==> flow/design.v <==
module fifo_ifq #(parameter CACHE_LINE_WIDTH=128, FIFO_DEPTH=4)(
input logic 								clk,
input logic 								rst,
input logic [CACHE_LINE_WIDTH-1:0] 	Data_in,
input logic									flush,
input logic [1:0]							Jmp_Branch_Bits_2_3,
input logic 								fifo_write_en,
input logic									read_instruction,
output logic								fifo_full,
output logic								fifo_empty,
output logic [CACHE_LINE_WIDTH-1:0] Data_out,
output logic [4:0]						wp,rp
);
logic [CACHE_LINE_WIDTH-1:0] fifo_mem[FIFO_DEPTH];
always_ff @(posedge clk or posedge rst) begin
   if (rst) begin
      wp <= 'b0;
      for (int i = 0; i < FIFO_DEPTH; i++)
         fifo_mem[i] <= '0;
   end 
	else if (flush) begin
      wp <= 'h4;
      fifo_mem[0] <= Data_in;
      for (int i = 1; i < FIFO_DEPTH; i++)
         fifo_mem[i] <= '0;
   end 
	else if (fifo_write_en && !fifo_full) begin
      fifo_mem[wp[3:2]] <= Data_in;
      wp <= wp + 'h4;
   end
end
always_ff @(posedge clk or posedge rst) begin
   if (rst) begin
		rp <= 'b0;
   end
	else if(flush) begin
		rp[4:2] <= 'b0;
		rp[1:0] <= Jmp_Branch_Bits_2_3;
	 end
	else if(rp[4:2] == 'b0)
		rp <= rp + 1'b1;
	else if (read_instruction && !fifo_empty)
		rp <= rp + 1'b1;
	else if (!read_instruction)
		rp <= rp;	
end
assign fifo_empty = (wp[4:2] == rp[4:2]);
always_comb begin
    if (flush)
        fifo_full = 1'b0;
	 else if (rst)
		  fifo_full = 1'b0;
    else
        fifo_full = (((wp[3:2] + 2'd1) & 2'd3) == rp[3:2]);
end 
assign Data_out = fifo_mem[rp[3:2]];
endmodule
module ifq #(parameter DATA_WIDTH=32, CACHE_LINE_WIDTH=128, FIFO_DEPTH=4)(
input logic 							clk,
input logic 							rst,
input logic [CACHE_LINE_WIDTH-1:0] 	    D_out,
input logic								d_out_valid,
input logic 							rd_en,
input logic [DATA_WIDTH-1:0]			Jmp_branch_address,
input logic 							jmp_branch_valid,
input logic                             branch_nt_next_inst,
input logic                             branch_signal,
output logic [DATA_WIDTH-1:0]			PC_in, 								
output logic [DATA_WIDTH-1:0]			PC_out, 		
output logic [DATA_WIDTH-1:0]			Instr,
output logic 							rd_en_o,
output logic							abort,
output logic 							empty 		
);
logic [CACHE_LINE_WIDTH-1:0] FIFO_out;		 
logic [4:0]   rp,wp;			 
logic [DATA_WIDTH-1:0] IFQ_mux_2_bypass_mux;  
logic [DATA_WIDTH-1:0] IFQ_mux_1st_instr;  
logic [DATA_WIDTH-1:0] IFQ_mux_1st_or_FIFO_inst; 
logic [DATA_WIDTH-1:0] PC_in_Plus_16;
logic [DATA_WIDTH-1:0] PC_in_reg;
logic 					  fifo_full;
logic [DATA_WIDTH-1:0] PC_out_i_w;
logic [DATA_WIDTH-1:0] IFQ_after_bnt;
logic [DATA_WIDTH-1:0] IFQ_bnt;
assign PC_in = jmp_branch_valid ? Jmp_branch_address : PC_in_reg;
assign PC_in_Plus_16 = PC_in + 'h10;
pc #(.WIDTH(DATA_WIDTH))program_counter_fetch(.clk(clk), .rst(rst), .enable(~fifo_full), .Data_i(PC_in_Plus_16), .Data_o(PC_in_reg));
assign PC_out_i_w = jmp_branch_valid ? Jmp_branch_address : (PC_out + 'h4);
pc #(.WIDTH(DATA_WIDTH))program_counter_out(.clk(clk), .rst(rst), .enable((rd_en | jmp_branch_valid)), .Data_i(PC_out_i_w), .Data_o(PC_out));
fifo_ifq #(.CACHE_LINE_WIDTH(CACHE_LINE_WIDTH), .FIFO_DEPTH(FIFO_DEPTH)) ifq_FIFO(
.clk(clk),
.rst(rst),
.Data_in(D_out),							 
.flush(jmp_branch_valid),
.Jmp_Branch_Bits_2_3(Jmp_branch_address[3:2]),
.fifo_write_en(d_out_valid && rd_en),
.read_instruction(rd_en),
.fifo_full(fifo_full),
.fifo_empty(empty),
.Data_out(FIFO_out),
.rp(rp), .wp(wp)
);
mux4_1 #(.WIDTH(32)) mux_ifq_output (
.Data0(FIFO_out[31:0]), 
.Data1(FIFO_out[63:32]), 
.Data2(FIFO_out[95:64]),
.Data3(FIFO_out[127:96]), 
.sel(rp[1:0]),  
.Data_o(IFQ_mux_2_bypass_mux) 
);
mux4_1 #(.WIDTH(32)) mux_1st_instr (
.Data0(D_out[31:0]), 
.Data1(D_out[63:32]), 
.Data2(D_out[95:64]),
.Data3(D_out[127:96]), 
.sel(rp[1:0]),  
.Data_o(IFQ_mux_1st_instr) 
);
mux4_1 #(.WIDTH(32)) mux_bnt_instr (
.Data0(FIFO_out[31:0]), 
.Data1(FIFO_out[63:32]), 
.Data2(FIFO_out[95:64]),
.Data3(FIFO_out[127:96]), 
.sel(rp[1:0] + 'h1),  
.Data_o(IFQ_bnt) 
);
always_comb begin 
    IFQ_mux_1st_or_FIFO_inst = 'b0;
    if(empty && d_out_valid)
        IFQ_mux_1st_or_FIFO_inst = IFQ_mux_1st_instr;
    else
        IFQ_mux_1st_or_FIFO_inst = IFQ_mux_2_bypass_mux;
end
always_comb begin 
    IFQ_after_bnt = 'b0;
    if(branch_nt_next_inst && jmp_branch_valid == 1'b1)
        IFQ_after_bnt = IFQ_bnt;
    else if(branch_nt_next_inst && jmp_branch_valid == 1'b0)
        IFQ_after_bnt = IFQ_mux_1st_or_FIFO_inst;
    else if(branch_nt_next_inst == 'b0 && jmp_branch_valid == 1'b1)
        IFQ_after_bnt = IFQ_bnt;
    else
        IFQ_after_bnt = IFQ_mux_1st_or_FIFO_inst;
end
assign Instr = IFQ_after_bnt;
assign rd_en_o = ~fifo_full;
assign abort = 1'b0;
endmodule
module mux4_1 #(
    parameter int WIDTH = 32
)(
    input  logic [WIDTH-1:0] Data0,  
    input  logic [WIDTH-1:0] Data1,  
    input  logic [WIDTH-1:0] Data2,  
    input  logic [WIDTH-1:0] Data3,  
    input  logic [1:0]       sel,    
    output logic [WIDTH-1:0] Data_o  
);
    always_comb begin
        unique case (sel)
            2'b00:   Data_o = Data0;
            2'b01:   Data_o = Data1;
            2'b10:   Data_o = Data2;
            2'b11:   Data_o = Data3;
            default: Data_o = Data0;  
        endcase
    end
endmodule
module pc #(
    parameter int WIDTH = 32
)(
    input  logic              clk,
    input  logic              rst,
    input  logic              enable,
    input  logic [WIDTH-1:0]  Data_i,
    output logic [WIDTH-1:0]  Data_o
);
    always_ff @(posedge clk or posedge rst) begin
        if (rst)
            Data_o <= 32'h400_000;   
        else if (enable)
            Data_o <= Data_i;
		  else Data_o <= Data_o;
    end
endmodule
# ---- Tool chain data of ifq
# The steps from the RTL of ifq to its reports follow in flow order.
# Line numbers count from 1 in the design file above.
# A cell with - has no value.
dict set report design {
  design {ifq}
  clock {clk}
  cell_library {sky130hd}
  corner {tt_025C_1v80}
}

# ---- After elaboration
# Counts by Yosys on the flattened word-level netlist (proc, flatten, opt, wreduce). Print and check cells are left out. Cells with the same type and inputs are merged into one.
dict set report bits {
  ff_bits 586
  latch_bits 0
  ramBits 0
  romBits 0
  clocked_rd_ports_x_width 0
  memories 0
  inputBits 167
  out_inout_bits 99
  elab_cells 88
}
dict set report classes {
  n_addsub 6
  mul 0
  n_div 0
  cmp 0
  n_eq 14
  shifts 0
  mux 32
  bitwise 4
  reduce_and_logical 24
}
# op count
set op_table {}
lappend op_table {{2-to-1 mux 128 bit} 12}
lappend op_table {{case mux 128 bit (select 4 bit)} 1}
lappend op_table {{case mux 32 bit (select 4 bit)} 3}
lappend op_table {{2-to-1 mux 32 bit} 6}
lappend op_table {{adder 32 x 3 -> 32 bit with constant B} 1}
lappend op_table {{adder 32 x 5 -> 32 bit with constant B} 1}
lappend op_table {{equality test 2 bit with constant B} 8}
lappend op_table {{nonzero test 2 bit} 5}
lappend op_table {{2-to-1 mux 5 bit} 2}
lappend op_table {{2-to-1 mux 3 bit} 3}
lappend op_table {{equality test 2 x 1 -> 1 bit with constant B} 4}
lappend op_table {{logical NOT 2 bit} 4}
lappend op_table {{AND reduction 2 bit} 4}
lappend op_table {{logical AND 1 bit} 7}
lappend op_table {{2-to-1 mux 2 bit} 3}
lappend op_table {{adder 5 x 1 -> 5 bit with constant B} 1}
lappend op_table {{adder 5 x 3 -> 5 bit with constant B} 1}
lappend op_table {{adder 2 x 1 -> 2 bit with constant B} 2}
lappend op_table {{NOT 1 bit} 3}
lappend op_table {{equality test 3 bit} 1}
lappend op_table {{logical NOT 3 bit} 1}
lappend op_table {{nonzero test 3 bit} 1}
lappend op_table {{logical NOT 1 bit} 2}
lappend op_table {{equality test 2 bit} 1}
lappend op_table {{2-to-1 mux 1 bit} 2}
lappend op_table {{OR 1 bit} 1}

# ---- Longest topological paths
# Depth = most cells in a row (Yosys ltp): at word level without a register or memory, in the mapped netlist without a sequential cell, where the memories' decode and read muxes count.
dict set report depth {
  ltp_word 8
  abc_area 0
  mapped_depth 14
  ltp_nobuf 8
}

# ---- Synthesis result
# Yosys stat after the flow's synthesis: flattened, memories mapped to cells. It holds for the ABC_AREA given above (unset counts as 0); a run with the other value may have another netlist.
# Totals and module areas in this step are rounded.
# cell count area_total_um2
set types {}
lappend types {sky130_fd_sc_hd__dfrtp_1 582 1.46E+04}
lappend types {sky130_fd_sc_hd__nand2_1 899 3.37E+03}
lappend types {sky130_fd_sc_hd__a21oi_1 443 2.22E+03}
lappend types {sky130_fd_sc_hd__mux2_2 196 2.21E+03}
lappend types {sky130_fd_sc_hd__mux2i_1 140 1.4E+03}
lappend types {sky130_fd_sc_hd__o21ai_0 181 905.869}
lappend types {sky130_fd_sc_hd__clkbuf_1 195 731.952}
lappend types {sky130_fd_sc_hd__mux4_2 32 720.691}
lappend types {sky130_fd_sc_hd__nand2b_1 71 444.176}
lappend types {sky130_fd_sc_hd__o22ai_1 64 400.384}
lappend types {sky130_fd_sc_hd__a222oi_1 33 330.317}
lappend types {sky130_fd_sc_hd__buf_2 59 295.283}
lappend types {sky130_fd_sc_hd__a32oi_1 32 280.269}
lappend types {sky130_fd_sc_hd__o22a_1 32 280.269}
lappend types {sky130_fd_sc_hd__o311ai_0 32 280.269}
lappend types {sky130_fd_sc_hd__xor2_1 30 262.752}
lappend types {sky130_fd_sc_hd__a22oi_1 32 240.23}
lappend types {sky130_fd_sc_hd__o21bai_1 32 240.23}
# Other cell types: 37; their cells: 317.
dict set report synth_totals {
  mapped_cells 3402
  area_mm2 0.0312
  flip_flops 584
}
# By module: a second synthesis without flattening, with its own total; a netlist apart from the flattened one above.
dict set report hier_totals {
  cells_unflattened 2875
  area_unflattened_mm2 0.0314
}
# Rows give one instance, submodules left out.
# module n_inst cells area_mm2
set by_module {}
lappend by_module {fifo_ifq 1 2167 0.0235}
lappend by_module {ifq 1 453 0.00279}
lappend by_module {{pc (WIDTH=32)} 2 69 0.00135}
lappend by_module {{mux4_1 (WIDTH=32)} 3 39 0.000815}

# ---- Path before layout
# Source: OpenSTA report_checks on the synthesized netlist (no wires, ideal clock, input and output delay 20% of the period each), path of least setup slack; recovery checks are left aside. Register names are those of the netlist, which keeps one name where synthesis merged equal registers.
dict set report synth_path {
  kind {input port to flip-flop}
  start {input jmp_branch_valid}
  end {register program_counter_fetch.Data_o[28]}
  tclk_ns 3.58
  in_delay_ns 0.716
  launch_ns 0.716
  t_arrival_ns 3.619
  required_ns 3.485
  path_slack_ns -0.134
  path_delay_ns 2.998
  driving_pins 14
  path_buffers 6
  period_less_setup_slack_ns 3.714
}
# "path_delay_ns" = arrival - input delay + setup time.
# "driving_pins" counts driving pins, that of a launching flip-flop among them; a cell with two outputs on the path counts twice.
# "period_less_setup_slack_ns" is the clock period less the worst setup slack; recovery checks do not enter. This is arithmetic on one report: input and output delays are still those of the set period (20% each).
# Between the ends stands the longest chain of elaborated cells between them, by number of cells; it is not shown to be the way that was timed. Of several equally long chains one is given.
# A line is the first line of the expression or statement that the cell stems from. Yosys adds cells for indexed reads and writes and turns some case tables into memories.
# A register here has more assigning lines than the two given.
dict set report synth_via {
  path_cell_list {sky130_fd_sc_hd__buf_6 -> sky130_fd_sc_hd__buf_2 -> sky130_fd_sc_hd__buf_2 -> sky130_fd_sc_hd__clkbuf_1 -> sky130_fd_sc_hd__clkbuf_1 -> sky130_fd_sc_hd__clkbuf_1 -> sky130_fd_sc_hd__nand2_1 -> sky130_fd_sc_hd__o21ai_0 -> sky130_fd_sc_hd__ha_1 -> sky130_fd_sc_hd__inv_1 -> sky130_fd_sc_hd__a221oi_2 -> sky130_fd_sc_hd__nand2_1 -> sky130_fd_sc_hd__o31a_1 -> sky130_fd_sc_hd__o31ai_1}
  elab_chain_cells 2
  cone_cells 3
  classes_between {add/sub (1); mux (2)}
}
# item line_no
set synth_rtl {}
lappend synth_rtl {{start: declaration} 65} ;# input logic jmp_branch_valid,
lappend synth_rtl {{2-to-1 mux 32 bit} 86} ;# assign PC_in = jmp_branch_valid ? Jmp_branch_address : PC_in_reg;
lappend synth_rtl {{adder 32 x 5 -> 32 bit} 87} ;# assign PC_in_Plus_16 = PC_in + 'h10;
lappend synth_rtl {{end: assignment} 183} ;# Data_o <= Data_i;
lappend synth_rtl {{end: assignment} 184} ;# else Data_o <= Data_o;
lappend synth_rtl {{end: declaration} 177} ;# output logic [WIDTH-1:0]  Data_o
# Some nets on the timed path still bear RTL names; the line given drives or declares the net.
# net line_no
set synth_nets {}
lappend synth_nets {PC_in[5] 86}

# ---- Path in the finished layout
# Path of least setup slack in the final report of stored run 2 (OpenROAD, finished layout, wires in). Where an end is a register, its clock arrival counts in the times.
dict set report layout_path {
  kind {flip-flop to output port}
  start {register ifq_FIFO.rp[2]}
  end {output Instr[17]}
  tclk_ns 2.97
  out_delay_ns 0.59
  launch_ns 0.59
  t_arrival_ns 2.88
  required_ns 2.38
  path_slack_ns -0.51
  driving_pins 11
  path_buffers 5
}
# Between the ends stands the longest chain of elaborated cells between them, by number of cells; it is not shown to be the way that was timed. Of several equally long chains one is given.
# A register here has more assigning lines than the two given.
dict set report layout_via {
  path_cell_list {sky130_fd_sc_hd__dfrtp_4 -> sky130_fd_sc_hd__buf_12 -> sky130_fd_sc_hd__buf_12 -> sky130_fd_sc_hd__buf_12 -> sky130_fd_sc_hd__buf_6 -> sky130_fd_sc_hd__mux2_4 -> sky130_fd_sc_hd__a22oi_2 -> sky130_fd_sc_hd__o22ai_2 -> sky130_fd_sc_hd__o311ai_2 -> sky130_fd_sc_hd__a32oi_1 -> sky130_fd_sc_hd__buf_2}
  elab_chain_cells 7
  cone_cells 13
  classes_between {eq/ne (4); mux (7); reduce/logical (2)}
}
# item line_no
set layout_rtl {}
lappend layout_rtl {{start: declaration} 12} ;# output logic [4:0] wp,rp
lappend layout_rtl {{start: assignment} 41} ;# rp <= rp + 1'b1;
lappend layout_rtl {{start: assignment} 43} ;# rp <= rp + 1'b1;
lappend layout_rtl {{equality test 2 bit} 56} ;# assign Data_out = fifo_mem[rp[3:2]];
lappend layout_rtl {{case mux 128 bit (select 4 bit)} 56}
lappend layout_rtl {{case mux 32 bit (select 4 bit)} 161} ;# unique case (sel)
lappend layout_rtl {{2-to-1 mux 32 bit} 130} ;# if(empty && d_out_valid)
lappend layout_rtl {{2-to-1 mux 32 bit} 141} ;# else if(branch_nt_next_inst == 'b0 && jmp_branch_valid == 1'b1)
lappend layout_rtl {{2-to-1 mux 32 bit} 139} ;# else if(branch_nt_next_inst && jmp_branch_valid == 1'b0)
lappend layout_rtl {{2-to-1 mux 32 bit} 137} ;# if(branch_nt_next_inst && jmp_branch_valid == 1'b1)
lappend layout_rtl {{end: declaration} 70} ;# output logic [DATA_WIDTH-1:0] Instr,

; Top module ifq; platform sky130hd; tools Yosys and OpenROAD; 2 stored runs in no particular order. Input and output delays are each 20% of the period that was set; the output load is 0.01 pF.
; "critical_path_time_ns" means the part of the period allowed to the worst setup path (the constraints hold back 20% at inputs and 20% at outputs) less its slack; where the path has registers, the arrival times of their clocks count too.
; "power_total_mw" is the tool's figure for a default switching activity; nothing was simulated.
; Measured values are rounded.

[stored run 1: settings]
period_ns = 2.17
CORE_UTILIZATION = 47
PLACE_DENSITY = 0.48
CORE_ASPECT_RATIO = 0.51
CELL_PAD_IN_SITES_GLOBAL_PLACEMENT = 3
CELL_PAD_IN_SITES_DETAIL_PLACEMENT = 0
GPL_TIMING_DRIVEN = 1
GPL_ROUTABILITY_DRIVEN = 0
CTS_CLUSTER_DIAMETER = 352
SLEW_MARGIN = 35
CAP_MARGIN = 20
CORE_MARGIN = 2
[stored run 1: results]
outcome = did not finish, placement stopped with GPL-0301

[stored run 2: settings]
period_ns = 2.97
CAP_MARGIN = 20
CORE_MARGIN = 2
CORE_UTILIZATION = 40
SLEW_MARGIN = 20
[stored run 2: results]
design_die_area_mm2 = 0.0802
finalUtil_frac = 0.551
critical_path_time_ns = 2.88
worst_path_kind = flip-flop to output port
yosys_chip_area_mm2 = 0.0312
worst_setup_slack_ns = -0.507
fin_tns_ns = -12.5
power_total_mw = 29.3
